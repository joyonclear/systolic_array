==> flow/design.v <==
module osPE(
  input         clock,
  input         reset,
  input  [7:0]  io_i_feature,
  input  [7:0]  io_i_weight,
  output [7:0]  io_o_feature,
  output [7:0]  io_o_weight,
  output [15:0] io_o_sum
);
  reg [7:0] r_feature;  
  reg [7:0] r_weight;  
  reg [15:0] r_mac;  
  wire [15:0] _r_mac_T = $signed(io_i_feature) * $signed(io_i_weight);  
  assign io_o_feature = r_feature;  
  assign io_o_weight = r_weight;  
  assign io_o_sum = r_mac;  
  always @(posedge clock) begin
    r_feature <= io_i_feature;  
    r_weight <= io_i_weight;  
    r_mac <= $signed(r_mac) + $signed(_r_mac_T);  
  end
endmodule
Reports on osPE
Tool output for the design above, in the order of the flow. Lines are those of the file above, counted from 1. Library cell names are shortened. The mark - stands for no value.

Top: osPE. Clock: clock. Standard-cell library: sky130hd. Library corner: tt_025C_1v80.

After elaboration
Source: Yosys, flattened and elaborated, memories not mapped. Widths are those after wreduce; folded enables and synchronous resets count as part of the registers. Registers that Yosys merges into a memory's read port (data or address) are not register bits. Print and check cells do not count. Equal cells are merged and count once.

Under memory bits (writable) stands 0. Under word width x clocked read ports stands 0. Cells after elaboration: 5. The entry for memory bits (read-only) reads 0. Memories kept: 0. Under bits of input ports stands 18. The figure for register bits after elaboration is 32. Under output and inout bits stands 32. For bits in latches the number is 0.

Under eq/ne operators stands 0. Under order comparisons stands 0. Under bitwise operators stands 0. The figure for multiplexer cells is 0. For $add $sub $neg the number is 1. Under div/mod/pow operators stands 0. Multipliers: 1. Under shift operators stands 0. The entry for reduce/logical cells reads 0.

Operators with widths (number): multiplier 8 x 8 -> 16 bit (1); adder 16 bit (1).

Depth
Depth = most cells in a row (Yosys ltp): at word level without a register or memory, in the mapped netlist without a sequential cell, where the memories' decode and read muxes count.

Word-level depth: 2. The figure for ABC_AREA is 0. The figure for depth in mapped cells is 17. Under mapped depth without buffers stands 16.

After synthesis
The flow's flattened synthesis, as Yosys stat reports it; memories are mapped. The netlist is that of the ABC_AREA named above (0 if unset); the other value can give another one.

Under buffers stands 1. For cell area after synthesis the number is 3549.7 µm². Sequential area: 640.6 µm². The entry for mapped cells reads 334. The figure for flip-flops is 32.

Cells by type: fa_1 (number 71, area in all 1.42E+03 µm²); dfxtp_1 (number 32, area in all 640.614 µm²); ha_1 (number 37, area in all 462.944 µm²); inv_1 (number 71, area in all 266.506 µm²); and2_1 (number 33, area in all 206.448 µm²); xnor2_1 (number 18, area in all 157.651 µm²); nand2_1 (number 26, area in all 97.594 µm²); nor2_1 (number 9, area in all 33.782 µm²); a21oi_1 (number 6, area in all 30.029 µm²); o21ai_0 (number 5, area in all 25.024 µm²); o21bai_1 (number 3, area in all 22.522 µm²); nor4_4 (number 1, area in all 21.27 µm²); xor2_1 (number 2, area in all 17.517 µm²); a21oi_4 (number 1, area in all 16.266 µm²); a21o_1 (number 2, area in all 15.014 µm²); o211ai_1 (number 2, area in all 15.014 µm²); nor4_1 (number 2, area in all 12.512 µm²); a2111o_1 (number 1, area in all 11.261 µm²).

Not listed: further types 12, cells in them 12.

Timing after synthesis
Source: OpenSTA report_checks on the synthesized netlist (no wires, ideal clock, input and output delay 20% of the period each), path of least setup slack; recovery checks are left aside. Register names are those of the netlist, which keeps one name where synthesis merged equal registers.

Kind: input to register. Start point: input io_i_feature[7]. End point: register r_mac[15]. Path buffers: 0. The entry for time at the first pin reads 1436 ps. The figure for arrival is 5466 ps. Path slack: 1592 ps. Under input delay stands 1436 ps. For path delay the number is 4151 ps. The figure for period is 7180 ps. Under library setup time stands 121 ps. Under data required time stands 7059 ps. The figure for stages is 14. The figure for period reached after synthesis is 5588 ps.

"path delay" is the arrival time less input delay plus setup time. "stages": output pins that drive a net of the path, with the launching flip-flop's if there is one; two outputs of one cell count as two. "period reached after synthesis" is the clock period less the worst setup slack; recovery checks do not enter. This is arithmetic on one report: input and output delays are still those of the set period (20% each). The rows between start and end are the longest chain of elaborated cells between them; the timing report does not say that the signal goes this way. Where chains are equally long, one stands for them. A line is the first line of the expression or statement that the cell stems from. Yosys adds cells for indexed reads and writes and turns some case tables into memories.

Cells stage by stage: and2_1 > inv_1 > fa_1 > inv_1 > fa_1 > fa_1 > fa_1 > fa_1 > ha_1 > o21ai_0 > o21bai_1 > o211ai_1 > a31oi_1 > xnor2_1. Length of the longest elaborated chain: 2. The figure for elaborated cells between the ends (all ways) is 2. For RTL lines with such cells the number is 2. Those cells by class: add/sub (1); mul (1).

Ends and longest elaborated chain, post-synthesis: start: declaration (line 4) `input  [7:0]  io_i_feature,`; multiplier 8 x 8 -> 16 bit (line 13) `wire [15:0] _r_mac_T = $signed(io_i_feature) * $signed(io_i_weight);`; adder 16 bit (line 20) `r_mac <= $signed(r_mac) + $signed(_r_mac_T);`; end: assignment (line 20); end: declaration (line 12) `reg [15:0] r_mac;`.

Worst path after layout
Path of least setup slack in the final report of run 1 (OpenROAD, finished layout, wires in). Where an end is a register, its clock arrival counts in the times. The path's times are printed in steps of 10 ps; the period is the one set.

Kind: input to register. Start point: input io_i_weight[0]. End point: register r_mac[15]. The figure for period is 7640 ps. Path buffers: 2. Under data required time stands 7830 ps. Under input delay stands 1530 ps. Path slack: 1210 ps. The figure for arrival is 6620 ps. The entry for time at the first pin reads 1530 ps. The figure for stages is 16. Under library setup time stands 110 ps.

The rows between start and end are the longest chain of elaborated cells between them; the timing report does not say that the signal goes this way. Where chains are equally long, one stands for them.

Cells stage by stage: clkdlybuf4s50_1 > and2_1 > buf_4 > inv_1 > fa_1 > inv_1 > fa_1 > fa_1 > fa_1 > fa_1 > ha_1 > o21ai_0 > o21bai_1 > o211ai_1 > a31oi_1 > xnor2_1. Length of the longest elaborated chain: 2. The figure for elaborated cells between the ends (all ways) is 2. For RTL lines with such cells the number is 2. Those cells by class: add/sub (1); mul (1).

Ends and longest elaborated chain, post-layout: start: declaration (line 5) `input  [7:0]  io_i_weight,`; multiplier 8 x 8 -> 16 bit (line 13) `wire [15:0] _r_mac_T = $signed(io_i_feature) * $signed(io_i_weight);`; adder 16 bit (line 20) `r_mac <= $signed(r_mac) + $signed(_r_mac_T);`; end: assignment (line 20); end: declaration (line 12) `reg [15:0] r_mac;`.

Wiki page: osPE / flow data

Flow measurements of osPE on sky130hd: 2 stored runs with different settings, listed in no order. Input and output delays are each 20% of the period that was set; the output load is 0.01 pF. "clock period reached": clock period set for the run, less the worst setup slack. It is reckoned from that one timing run; input and output delays stay at 20% of the period that was set. "worst setup path time" means the part of the period allowed to the worst setup path (the constraints hold back 20% at inputs and 20% at outputs) less its slack; where the path has registers, the arrival times of their clocks count too. "worst setup path time" is given in steps of 10 ps.

Files of run 1:
==> flow/run.sh <==
#!/bin/bash
# the make line also repeats the synthesis and layout settings of config.mk as NAME=value (left out here)
make -C /OpenROAD-flow-scripts/flow DESIGN_CONFIG=/design/flow/config.mk WORK_HOME=/design/flow/orfs CLKGATE_MAP_FILE= finish
==> flow/config.mk <==
export PLATFORM = sky130hd
export DESIGN_NAME = osPE
export DESIGN_NICKNAME = osPE
export VERILOG_FILES = /design/flow/design.v
export SDC_FILE = /design/flow/constraint.sdc
export NUM_CORES = 4
export LEC_CHECK = 0
export CAP_MARGIN = 20
export CORE_MARGIN = 2
export CORE_UTILIZATION = 70
export GPL_TIMING_DRIVEN = 1
export MAX_ROUTING_LAYER = met4
export PLACE_DENSITY_LB_ADDON = 0.21
export SETUP_SLACK_MARGIN = -0.48
export SLEW_MARGIN = 20
==> flow/constraint.sdc <==
create_clock -name core_clock -period 7.64 [get_ports {clock}]
set_input_delay 1.5280 -clock core_clock [delete_from_list [all_inputs] [get_ports {clock}]]
set_output_delay 1.5280 -clock core_clock [all_outputs]
set_load 0.01 [all_outputs]

Results of run 1. The post-synthesis cell area comes to 3549.7 µm². The die footprint reads 5656.5 µm². The standard-cell area after layout stands at 4229.1 µm². The post-layout utilization is 87.8%. The worst slack on setup checks is 1213 ps. The setup total negative slack is 0 ps. The clock period reached reads 6427 ps. The worst setup path time reads 4900 ps. Critical path kind: input to register.

Files of run 2:
==> flow/run.sh <==
#!/bin/bash
# the make line also repeats the synthesis and layout settings of config.mk as NAME=value (left out here)
make -C /OpenROAD-flow-scripts/flow DESIGN_CONFIG=/design/flow/config.mk WORK_HOME=/design/flow/orfs CLKGATE_MAP_FILE= finish
==> flow/config.mk <==
export PLATFORM = sky130hd
export DESIGN_NAME = osPE
export DESIGN_NICKNAME = osPE
export VERILOG_FILES = /design/flow/design.v
export SDC_FILE = /design/flow/constraint.sdc
export NUM_CORES = 4
export LEC_CHECK = 0
export ABC_AREA = 0
export CAP_MARGIN = 20
export CORE_MARGIN = 5
export CORE_UTILIZATION = 66
export CTS_CLUSTER_SIZE = 96
export GPL_TIMING_DRIVEN = 1
export HOLD_SLACK_MARGIN = 0.06
export MIN_ROUTING_LAYER = met1
export PLACE_DENSITY_LB_ADDON = 0.16
export SLEW_MARGIN = 20
==> flow/constraint.sdc <==
create_clock -name core_clock -period 9.94 [get_ports {clock}]
set_input_delay 1.9880 -clock core_clock [delete_from_list [all_inputs] [get_ports {clock}]]
set_output_delay 1.9880 -clock core_clock [all_outputs]
set_load 0.01 [all_outputs]

Results of run 2. The post-synthesis cell area comes to 3549.7 µm². The die footprint reads 6944.7 µm². The standard-cell area after layout stands at 4225.3 µm². The post-layout utilization is 81.7%. The worst slack on setup checks is 2846 ps. The setup total negative slack is 0 ps. The clock period reached reads 7094 ps. The worst setup path time reads 5110 ps. Critical path kind: input to register.
